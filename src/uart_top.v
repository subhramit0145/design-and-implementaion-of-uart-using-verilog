==> flow/design.v <==
module uart_rx(
    input clk,
    input rst_n,
    input rs232,
    output reg [7:0] rx_data,
    output reg done
);
    reg [1:0] sync;       
    reg state;
    reg [12:0] baud_cnt;
    reg [3:0] bit_cnt;
    always @(posedge clk or negedge rst_n) begin
        if (!rst_n)
            sync <= 2'b11;
        else
            sync <= {sync[0], rs232};
    end
    always @(posedge clk or negedge rst_n) begin
        if (!rst_n) begin
            state <= 0;
            baud_cnt <= 0;
            bit_cnt <= 0;
            rx_data <= 0;
            done <= 0;
        end else begin
            if (!state && (sync[1] == 0)) begin
                state <= 1;
                baud_cnt <= 0;
                bit_cnt <= 0;
                done <= 0;
            end else if (state) begin
                baud_cnt <= baud_cnt + 1;
                if (baud_cnt == 15) begin
                    baud_cnt <= 0;
                    if (bit_cnt >= 1 && bit_cnt <= 8) begin
                        rx_data[bit_cnt-1] <= sync[1];
                    end
                    bit_cnt <= bit_cnt + 1;
                    if (bit_cnt == 9) begin
                        state <= 0;
                        done <= 1;
                    end
                end
            end
        end
    end
endmodule
module uart_top(
    input clk,
    input rst_n,
    input start,
    input [7:0] data,
    input rs232_in,
    output rs232_tx,
    output [7:0] rx_data,
    output tx_done,
    output rx_done
);
    wire tx_done_wire;
    wire rs232_tx_wire;
    uart_tx u_tx (
        .clk(clk),
        .rst_n(rst_n),
        .start(start),
        .data(data),
        .rs232_tx(rs232_tx_wire),
        .done(tx_done_wire)
    );
    uart_rx u_rx (
        .clk(clk),
        .rst_n(rst_n),
        .rs232(rs232_in),
        .rx_data(rx_data),
        .done(rx_done)
    );
    assign rs232_tx = rs232_tx_wire;
    assign tx_done = tx_done_wire;
endmodule
module uart_tx(
    input clk,
    input rst_n,
    input start,
    input [7:0] data,
    output reg rs232_tx,
    output reg done
);
    reg [7:0] r_data;
    reg state;
    reg [12:0] baud_cnt;
    reg bit_flag;
    reg [3:0] bit_cnt;
    always @(posedge clk or negedge rst_n) begin
        if (!rst_n)
            baud_cnt <= 0;
        else if (state) begin
            if (baud_cnt == 30)
                baud_cnt <= 0;
            else
                baud_cnt <= baud_cnt + 1;
        end else
            baud_cnt <= 0;
    end
    always @(posedge clk or negedge rst_n) begin
        if (!rst_n)
            bit_flag <= 0;
        else if (state && (baud_cnt == 30))
            bit_flag <= 1;
        else
            bit_flag <= 0;
    end
    always @(posedge clk or negedge rst_n) begin
        if (!rst_n) begin
            rs232_tx <= 1;
            done <= 0;
            bit_cnt <= 0;
            state <= 0;
        end else begin
            if (start && !state) begin
                state <= 1;
                r_data <= data;
                bit_cnt <= 0;
                done <= 0;
            end else if (state && bit_flag) begin
                case (bit_cnt)
                    4'd0: rs232_tx <= 0;              
                    4'd1: rs232_tx <= r_data[0];
                    4'd2: rs232_tx <= r_data[1];
                    4'd3: rs232_tx <= r_data[2];
                    4'd4: rs232_tx <= r_data[3];
                    4'd5: rs232_tx <= r_data[4];
                    4'd6: rs232_tx <= r_data[5];
                    4'd7: rs232_tx <= r_data[6];
                    4'd8: rs232_tx <= r_data[7];
                    4'd9: rs232_tx <= 1;              
                    default: rs232_tx <= 1;
                endcase
                if (bit_cnt == 9) begin
                    done <= 1;
                    state <= 0;
                end else begin
                    bit_cnt <= bit_cnt + 1;
                end
            end
        end
    end
endmodule
==> Tool chain data of uart_top <==
Tool output for the design above, in the order of the flow.
Line numbers count from 1 in the design file above.
Operators carry their Yosys type and port widths (W data, S select, Z words).
Cell names lack the library's common part.
{ "setup": {"design": "uart_top", "clk_port": "clk", "cell_library": "sky130hd", "corner": "tt_025C_1v80"} }

==> Word-level counts <==
Yosys after proc, flatten, opt, wreduce and memory -nomap, before mapping. Memory bits, and registers merged into a memory's read port (data or address), are not among the register bits. Print and check cells are not counted. Equal cells are merged and count once.
{ "bits": {"regBits": 58, "latchBits": 0, "ramBits": 0, "mem_bits_ro": 0, "clocked_rd_ports_x_width": 0, "n_memories": 0, "input_bits": 12, "out_inout_bits": 11, "elab_cells": 89} }
{ "classes": {"n_addsub": 6, "mul": 0, "div": 0, "n_cmp": 2, "n_eq": 13, "shift": 2, "mux": 27, "bitwise": 6, "reduce_logical": 20} }
{ "op_table": {"columns": ["op", "count"], "rows": [
  ["$mux W13", 5],
  ["$shift A1 B33 Y8", 1],
  ["$shift A1 B33 Y8 const A", 1],
  ["$neg A32 Y33", 1],
  ["$add A13 B1 Y13 const B", 2],
  ["$mux W4", 6],
  ["$eq A4 B3 Y1 const B", 4],
  ["$mux W1", 15],
  ["$eq A13 B4 Y1 const B", 1],
  ["$eq A13 B5 Y1 const B", 1],
  ["$eq A4 B4 Y1 const B", 3],
  ["$reduce_and A2 Y1", 5],
  ["$reduce_bool A2 Y1", 5],
  ["$pmux W1 S9", 1],
  ["$add A4 B1 Y4 const B", 2],
  ["$eq A4 B2 Y1 const B", 2],
  ["$and A8 B8 Y8", 1],
  ["$or A8 B8 Y8", 1],
  ["$not A8 Y8", 1],
  ["$logic_and A1 B1 Y1", 5],
  ["$sub A4 B1 Y5 const B", 1],
  ["$ge A4 B1 Y1 const B", 1],
  ["$eq A4 B1 Y1 const B", 1],
  ["$le A4 B4 Y1 const B", 1],
  ["$logic_not A4 Y1", 1],
  ["$reduce_and A4 Y1", 1],
  ["$not A1 Y1", 3],
  ["$reduce_and A3 Y1", 1]
]} }
Other operator kinds: 2; their cells: 3.

==> Longest topological paths <==
Depth = most cells in a row (Yosys ltp): at word level without a register or memory, in the mapped netlist without a sequential cell, where the memories' decode and read muxes count.
{ "logic_depth": {"depth_word": 6, "abc_area": 0, "depth_mapped": 13, "ltp_nobuf": 13} }

==> Synthesis result <==
Yosys stat after the flow's synthesis: flattened, memories mapped to cells. It holds for the ABC_AREA given above (unset counts as 0); a run with the other value may have another netlist.
{ "synth_totals": {"mapped_cells": 316, "mapped_area_um2": 3189.3, "sequential_area_um2": 1495.2, "flip_flops": 58} }
{ "by_type": {"columns": ["cell", "count", "type_area_um2"], "rows": [
  ["dfrtp_1", 47, 1.18E+03],
  ["ha_1", 21, 262.752],
  ["edfxtp_1", 8, 240.23],
  ["nor2_1", 35, 131.376],
  ["nand2_1", 31, 116.362],
  ["nand3_1", 20, 100.096],
  ["xnor2_1", 11, 96.342],
  ["xor2_1", 11, 96.342],
  ["mux2_1", 8, 90.086],
  ["dfstp_2", 3, 78.826],
  ["inv_1", 17, 63.811],
  ["o21ai_0", 11, 55.053],
  ["nor4_2", 4, 50.048],
  ["a31oi_1", 7, 43.792],
  ["nand4_1", 7, 43.792],
  ["nor3_1", 8, 40.038],
  ["a21oi_1", 7, 35.034],
  ["nor4bb_1", 3, 30.029]
]} }
Other cell types: 36; their cells: 57.
The figures by module come from a second, unflattened synthesis with its own total; it is not the netlist above.
{ "unflattened": {"cells_unflattened": 330, "hier_area_um2": 3316.9} }
Rows give one instance, submodules left out.
{ "by_module": {"columns": ["mod", "n_inst", "cells", "area_um2"], "rows": [
  ["uart_rx", 1, 199, 1889.3],
  ["uart_tx", 1, 131, 1427.6],
  ["uart_top", 1, 0, 0.0]
]} }

==> Path before layout <==
Path of least setup slack by OpenSTA after synthesis, without wires, with an ideal clock, recovery checks aside; 20% of the period is set as input and as output delay. Where synthesis merged equal registers, the netlist keeps one of their names.
{ "synth_timing": {"path_kind": "register -> register", "start": "reg u_rx.bit_cnt[1]", "end": "reg u_rx.rx_data[3]", "tclk_ps": 4350, "setup_ps": 128, "arrival_time_ps": 3032, "required_time_ps": 4222, "slack_ps": 1190, "delay_ps": 3160, "path_stages": 13, "synth_period_reached_ps": 3160} }
"delay_ps" = arrival - input delay + setup time.
"path_stages" counts driving pins, that of a launching flip-flop among them; a cell with two outputs on the path counts twice.
"synth_period_reached_ps" is the clock period less the worst setup slack; recovery checks do not enter. This is arithmetic on one report: input and output delays are still those of the set period (20% each).
Between the ends stands the longest chain of elaborated cells between them, by number of cells; it is not shown to be the way that was timed. Of several equally long chains one is given.
A line is the first line of the expression or statement that the cell stems from. Yosys adds cells for indexed reads and writes and turns some case tables into memories.
A register here has more assigning lines than the two given.
Lines with a computed index may be missing from the assigning lines.
{ "synth_between": {"cell_sequence": "dfrtp_1 -> inv_1 -> ha_1 -> a21boi_1 -> xor2_1 -> nor2_1 -> nand3_1 -> ha_1 -> nor4b_1 -> nand4_1 -> nor3_1 -> nor3b_2 -> mux2_1", "elab_chain_cells": 6} }
{ "synth_lines": {"columns": ["element", "line", "text"], "rows": [
  ["from (decl)", 11, "reg [3:0] bit_cnt;"],
  ["from (assign)", 22, "bit_cnt <= 0;"],
  ["from (assign)", 38, "bit_cnt <= bit_cnt + 1;"],
  ["$sub A4 B1 Y5", 36, "rx_data[bit_cnt-1] <= sync[1];"],
  ["$neg A32 Y33", 36, null],
  ["$shift A1 B33 Y8", 36, null],
  ["$not A8 Y8", 36, null],
  ["$and A8 B8 Y8", 36, null],
  ["$or A8 B8 Y8", 36, null],
  ["to (assign)", 23, "rx_data <= 0;"],
  ["to (decl)", 5, "output reg [7:0] rx_data,"]
]} }

==> Path in the finished layout <==
From the final timing report of stored run 1: the path of least setup slack in the routed layout; clock arrival at registers is part of the times.
The report prints the path's times to 10 ps; the period is as set.
{ "layout_timing": {"path_kind": "register -> register", "start": "reg u_rx.bit_cnt[1]", "end": "reg u_rx.rx_data[7]", "tclk_ps": 2760, "setup_ps": 110, "arrival_time_ps": 3200, "required_time_ps": 2970, "slack_ps": -230, "path_stages": 14} }
Between the ends stands the longest chain of elaborated cells between them, by number of cells; it is not shown to be the way that was timed. Of several equally long chains one is given.
A register here has more assigning lines than the two given.
Lines with a computed index may be missing from the assigning lines.
{ "layout_between": {"cell_sequence": "dfrtp_1 -> inv_2 -> ha_4 -> a21boi_4 -> xor2_2 -> nor2_4 -> nand3_1 -> ha_4 -> nor4bb_2 -> nand4_1 -> nor3_4 -> buf_4 -> nand3_2 -> mux2_4", "elab_chain_cells": 6} }
{ "layout_lines": {"columns": ["element", "line", "text"], "rows": [
  ["from (decl)", 11, "reg [3:0] bit_cnt;"],
  ["from (assign)", 22, "bit_cnt <= 0;"],
  ["from (assign)", 38, "bit_cnt <= bit_cnt + 1;"],
  ["$sub A4 B1 Y5", 36, "rx_data[bit_cnt-1] <= sync[1];"],
  ["$neg A32 Y33", 36, null],
  ["$shift A1 B33 Y8", 36, null],
  ["$not A8 Y8", 36, null],
  ["$and A8 B8 Y8", 36, null],
  ["$or A8 B8 Y8", 36, null],
  ["to (assign)", 23, "rx_data <= 0;"],
  ["to (decl)", 5, "output reg [7:0] rx_data,"]
]} }

Subject: flow runs of uart_top

Hi,

uart_top through Yosys and OpenROAD on sky130hd: 2 stored runs, unordered, with their settings and measured results. The constraints put input and output delay at 20% of the set period each and load the outputs with 0.01 pF.
"achieved clock period": clock period set for the run, less the worst setup slack. It is reckoned from that one timing run; input and output delays stay at 20% of the period that was set.
"critical path time": the worst setup path's part of the clock period (all of it between registers, 20% less for each end at a port) less its slack. A launch clock that arrives late makes it longer, a capture clock that arrives late makes it shorter.
"total power of the final layout": no workload was simulated; the value follows from the tool's default switching activity.
"critical path time" is known to 10 ps.

==> stored run 1: settings <==
{ "period_ns": 2.76, "CORE_UTILIZATION": 20, "SETUP_SLACK_MARGIN": 0.05, "PLACE_DENSITY": 0.36, "CORE_MARGIN": 8, "CELL_PAD_IN_SITES_DETAIL_PLACEMENT": 0, "GPL_ROUTABILITY_DRIVEN": 0, "CTS_CLUSTER_SIZE": 27, "CTS_CLUSTER_DIAMETER": 394, "CAP_MARGIN": 25, "SLEW_MARGIN": 20 }
==> stored run 1: results <==
critical path time: 2990 ps
worst setup path type: register -> register
final setup TNS: -1295 ps
total power of the final layout: 2480 µW
smallest setup slack: -225 ps
area inside the die boundary: 20243.6 um^2
std-cell area (final layout): 4332.9 um^2
synthesis area: 3189.3 um^2
achieved clock period: 2985 ps
utilization: 27.6 %

==> stored run 2: settings <==
{ "period_ns": 5.99, "CORE_UTILIZATION": 38, "SETUP_SLACK_MARGIN": -0.52, "PLACE_DENSITY_LB_ADDON": 0.06, "ABC_AREA": 0, "GPL_TIMING_DRIVEN": 1, "CTS_CLUSTER_DIAMETER": 282, "CAP_MARGIN": 20, "CORE_MARGIN": 2, "SLEW_MARGIN": 20 }
==> stored run 2: results <==
critical path time: 3720 ps
worst setup path type: register -> register
final setup TNS: 0 ps
total power of the final layout: 1069 µW
smallest setup slack: 2272 ps
area inside the die boundary: 9141.3 um^2
std-cell area (final layout): 3723.6 um^2
synthesis area: 3189.3 um^2
achieved clock period: 3718 ps
utilization: 45.5 %

Regards
